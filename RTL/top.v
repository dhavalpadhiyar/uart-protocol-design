==> flow/design.v <==
module baud_gen #(
    parameter CLK_FREQ  = 100_000_000,  
    parameter BAUD_RATE = 9600  
)(
    input  wire clk,
    input  wire rst,
    output reg  baud_tick  
);
    localparam integer CLK_PER_BIT = CLK_FREQ / BAUD_RATE;  
    reg [15:0] count;  
    always @(posedge clk or posedge rst) begin
        if (rst) begin  
            count     <= 0;
            baud_tick <= 0;
        end else begin  
            if (count == CLK_PER_BIT - 1) begin
                count     <= 0;
                baud_tick <= 1;
            end else begin  
                count     <= count + 1;
                baud_tick <= 0;
            end
        end
    end
endmodule
module uart_top (
    input  wire clk,        
    input  wire rst,       
    input  wire start,       
    input  wire [7:0] data_in,
    output wire tx,          
    output wire tx_busy,
    input  wire rx,          
    output wire [7:0] rx_data,
    output wire rx_done
);
    wire baud_tick;
    baud_gen #(
        .CLK_FREQ(100_000_000),  
        .BAUD_RATE(9600)
    ) baud_inst (
        .clk(clk),
        .rst(rst),
        .baud_tick(baud_tick)
    );
    uart_tx tx_inst (
        .clk(clk),
        .rst(rst),
        .baud_tick(baud_tick),
        .start(start),
        .data_in(data_in),
        .tx(tx),
        .busy(tx_busy)
    );
    uart_rx rx_inst (
        .clk(clk),
        .rst(rst),
        .baud_tick(baud_tick),
        .rx(rx),
        .rx_data(rx_data),
        .rx_done(rx_done)
    );
endmodule
module uart_rx (
    input  wire clk,
    input  wire rst,
    input  wire baud_tick,   
    input  wire rx,
    output reg  [7:0] rx_data,
    output reg  rx_done
);
    reg [3:0] bit_index;
    reg [7:0] rx_shift;
    reg       receiving;
    reg rx_ff1, rx_ff2; 
    always @(posedge clk) begin
        rx_ff1 <= rx;
        rx_ff2 <= rx_ff1;
    end
    wire rx_sync = rx_ff2;
    reg half_bit_wait;
    always @(posedge clk or posedge rst) begin
        if (rst) begin
            bit_index     <= 0;
            rx_shift      <= 0;
            receiving     <= 0;
            rx_done       <= 0;
            half_bit_wait <= 0;
            rx_data       <= 0;
        end else begin
            rx_done <= 0;
            if (!receiving && rx_sync == 0) begin
                receiving     <= 1;
                bit_index     <= 0;
                half_bit_wait <= 1;  
            end
            else if (receiving && baud_tick) begin
                if (half_bit_wait) begin
                    half_bit_wait <= 0;   
                end
                else if (bit_index < 8) begin
                    rx_shift[bit_index] <= rx_sync;
                    bit_index <= bit_index + 1;
                end
                else begin
                    receiving <= 0;
                    rx_data   <= rx_shift;
                    rx_done   <= 1;
                end
            end
        end
    end
endmodule
module uart_tx (
    input  wire clk,
    input  wire rst,
    input  wire baud_tick,
    input  wire start,
    input  wire [7:0] data_in,
    output reg  tx,
    output reg  busy  
);
    reg [3:0] bit_index;  
    reg [9:0] tx_shift;  
    always @(posedge clk or posedge rst) begin
        if (rst) begin       
            tx        <= 1'b1;
            busy      <= 1'b0;
            bit_index <= 0;
            tx_shift  <= 10'b1111111111;
        end else begin
            if (start && !busy) begin
                tx_shift  <= {1'b1, data_in, 1'b0};
                busy      <= 1'b1;
                bit_index <= 0;
            end
            else if (busy && baud_tick) begin
                tx <= tx_shift[bit_index];
                if (bit_index == 9) begin
                    busy      <= 0;
                    bit_index <= 0;
                    tx        <= 1'b1;
                end else begin
                    bit_index <= bit_index + 1;
                end
            end
        end
    end
endmodule
From RTL to reports: uart_top
What the tools print for uart_top, step after step. Line numbers count from 1 in the design file above. Operators carry their Yosys type and port widths (W data, S select, Z words). Library cell names are shortened. Not given: -

Top: uart_top. Clock port: clk. Standard-cell library: sky130hd. Corner: tt_025C_1v80.

After elaboration
Counts by Yosys on the flattened word-level netlist (proc, flatten, opt, wreduce; memories kept). Register bits leave out memories and registers merged into their read ports (data or address). Print and check cells are left out. Cells with the same type and inputs are merged into one.

Under memory cells stands 0. The entry for ROM bits reads 0. Under bits in writable memories stands 0. The entry for bits in latches reads 0. For clocked read ports x word width the number is 0. For word-level cells the number is 73. The entry for bits in registers reads 57.

$lt $le $gt $ge: 1. Multiply operators: 0. The entry for divide/modulo/power cells reads 0. The entry for bitwise logic cells reads 8. Shifts and indexed selects: 3. The figure for add/subtract/negate cells is 4. For reduce/logical cells the number is 16. Under multiplexer cells stands 23. The figure for equal/unequal tests is 4.

Operators with widths (count): $mux W4 (7); $add A16 B1 Y16 const B (1); $eq A16 B14 Y1 const B (1); $mux W16 (1); $mux W1 (15); $shiftx A10 B4 Y1 (1); $shift A1 B5 Y8 (1); $shift A1 B5 Y8 const A (1); $reduce_bool A2 Y1 (4); $add A4 B1 Y4 const B (2); $reduce_and A4 Y1 (2); $and A8 B8 Y8 (1); $or A8 B8 Y8 (1); $not A8 Y8 (1); $reduce_and A3 Y1 (2); $not A1 Y1 (5); $neg A4 Y5 (1); $logic_and A1 B1 Y1 (4); $reduce_and A2 Y1 (2); $lt A4 B4 Y1 const B (1); $eq A4 B4 Y1 const B (1); $logic_not A1 Y1 (2); $ne A2 B1 Y1 const B (1); $ne A2 B2 Y1 const B (1).

Logic depth
Yosys ltp: most cells in a row. Word level: on the elaborated netlist, between registers, memories and ports. Mapped: between sequential cells and ports; inverters and the memories' decode and read muxes count.

For depth after elaboration the number is 5. Under ABC_AREA stands 0. Under gate-level depth with buffers stands 6. Depth with buffers taken out: 6.

Synthesis result
The flow's flattened synthesis, as Yosys stat reports it; memories are mapped. The netlist is that of the ABC_AREA named above (0 if unset); the other value can give another one.

Flip-flops: 57. The figure for buffer cells is 6. For chip area (Yosys) the number is 0.0025987 sq mm. For standard cells after synthesis the number is 238.

Cells by type (count): dfrtp_1 (45); dfstp_2 (10); nand2_1 (38); mux2_2 (11); nand3_1 (18); ha_1 (7); xor2_1 (9); nor2_1 (15); o21ai_0 (10); xnor2_1 (5); dfxtp_1 (2); o2bb2ai_1 (4); inv_1 (8); mux2i_1 (3); a21oi_1 (5); nand2b_1 (4); nand4_1 (4); mux4_2 (1).

Other cell types: 28; their cells: 39. By module: a second synthesis without flattening, with its own total; a netlist apart from the flattened one above.

The entry for cells (unflattened synthesis) reads 245. The figure for area (unflattened synthesis) is 0.0026713 sq mm.

Rows give one instance, submodules left out.

By module: uart_rx (times used 1, area 0.0011599 sq mm, cells 95); baud_gen (times used 1, area 0.0007782 sq mm, cells 73); uart_tx (times used 1, area 0.0007332 sq mm, cells 77); uart_top (times used 1, area 0 sq mm, cells 0).

Path before layout
OpenSTA on the mapped netlist: ideal clock, no wires. The path of least setup slack (recovery checks aside). Input and output delay are each 20% of the period. Register names are those of the netlist, which keeps one name where synthesis merged equal registers.

Path kind: flip-flop to flip-flop. From: register rx_inst.bit_index[0]. To: register rx_inst.rx_shift[4]. Setup slack: 0.627 ns. Under setup time stands 0.125 ns. The figure for delay of the path is 1.853 ns. Under time at the first pin stands 0.000 ns. The entry for path buffers reads 0. The entry for clock period reads 2.48 ns. Under stages on the path stands 7. Data arrival time: 1.728 ns. The entry for synthesis period reached reads 1.853 ns.

"delay of the path" is the arrival time less input delay plus setup time. "stages on the path": output pins that drive a net of the path, with the launching flip-flop's if there is one; two outputs of one cell count as two. "synthesis period reached" = period - worst setup slack (recovery checks aside). The figure is calculated, with input and output delays left at 20% of the set period. Between the ends stands the longest chain of elaborated cells between them, by number of cells; it is not shown to be the way that was timed. Of several equally long chains one is given. Each line given opens the expression or statement behind the cell; cells for indexed reads and writes are added by Yosys, which also makes memories of some case tables. A register here has more assigning lines than the two given.

Cell sequence: dfrtp_1 > inv_1 > ha_1 > or2_2 > o21ai_1 > nand4_1 > mux2_2. Under cells in the longest elaborated chain stands 5.

RTL lines, path post-synthesis: start: declaration (line 72) `reg [3:0] bit_index;`; start: assignment (line 84) `bit_index     <= 0;`; start: assignment (line 103) `bit_index <= bit_index + 1;`; $neg A4 Y5 (line 102) `rx_shift[bit_index] <= rx_sync;`; $shift A1 B5 Y8 (line 102); $not A8 Y8 (line 102); $and A8 B8 Y8 (line 102); $or A8 B8 Y8 (line 102); end: assignment (line 85) `rx_shift      <= 0;`; end: assignment (line 102); end: declaration (line 73) `reg [7:0] rx_shift;`.

Worst path after layout
From the final timing report of run 1: the path of least setup slack in the routed layout; clock arrival at registers is part of the times.

Path kind: flip-flop to flip-flop. From: register rx_inst.bit_index[0]. To: register rx_inst.rx_shift[4]. Under setup time stands 0.11 ns. The entry for clock period reads 2.63 ns. Under stages on the path stands 7. The entry for path buffers reads 0. Under time at the first pin stands 0.33 ns. Setup slack: 0.58 ns. Data arrival time: 2.26 ns.

Between the ends stands the longest chain of elaborated cells between them, by number of cells; it is not shown to be the way that was timed. Of several equally long chains one is given. A register here has more assigning lines than the two given.

Cell sequence: dfrtp_1 > inv_1 > ha_1 > nor3b_1 > nor2_1 > nand4_1 > mux2_2. Under cells in the longest elaborated chain stands 5.

RTL lines, path after layout: start: declaration (line 72) `reg [3:0] bit_index;`; start: assignment (line 84) `bit_index     <= 0;`; start: assignment (line 103) `bit_index <= bit_index + 1;`; $neg A4 Y5 (line 102) `rx_shift[bit_index] <= rx_sync;`; $shift A1 B5 Y8 (line 102); $not A8 Y8 (line 102); $and A8 B8 Y8 (line 102); $or A8 B8 Y8 (line 102); end: assignment (line 85) `rx_shift      <= 0;`; end: assignment (line 102); end: declaration (line 73) `reg [7:0] rx_shift;`.

Memo
Re: implementation data of uart_top

Top module uart_top; platform sky130hd; tools Yosys and OpenROAD; 2 stored runs in no particular order. Input and output delays are each 20% of the period that was set; the output load is 0.01 pF. "reached clock period" = clock period - worst setup slack. The figure is calculated, with input and output delays left at 20% of the set period. "critical path time" is the time allowed to the run's worst setup path (the clock period less input and output delay, where it has them) less its slack. Clock arrival times count: a late capture clock shortens it, a late launch clock lengthens it. "overall power" rests on the timing tool's default activity at the inputs, not on a simulated workload.

Run 1 has these settings: period_ns 2.63; CORE_UTILIZATION 16; SETUP_SLACK_MARGIN 0.32; PLACE_DENSITY_LB_ADDON 0.14; CORE_ASPECT_RATIO 1.32; CELL_PAD_IN_SITES_GLOBAL_PLACEMENT 2; CELL_PAD_IN_SITES_DETAIL_PLACEMENT 2; CTS_CLUSTER_SIZE 44; MIN_ROUTING_LAYER met2; CAP_MARGIN 20; CORE_MARGIN 2; SLEW_MARGIN 20. The final utilization stands at 0.213. The reached clock period stands at 2.048 ns. The smallest hold slack is 0.353 ns. The area inside the die boundary comes to 0.017287 sq mm. For the critical path time the run shows 2.05 ns. Worst setup path type: flip-flop to flip-flop. The setup slack of the worst path reads 0.582 ns. The std-cell area (final layout) is 0.0033845 sq mm. The sum of negative setup slack is 0.000 ns. The measured overall power is 2.195 mW. The mapped cell area after synthesis stands at 0.0025987 sq mm.

Run 2 has these settings: period_ns 1.28; CORE_UTILIZATION 66; SETUP_SLACK_MARGIN 0.02; CORE_MARGIN 10; CTS_CLUSTER_SIZE 39; CTS_CLUSTER_DIAMETER 287; CAP_MARGIN 15; SLEW_MARGIN 25; MIN_ROUTING_LAYER met2. Outcome: not finished: clock tree synthesis ended with error DPL-0038.
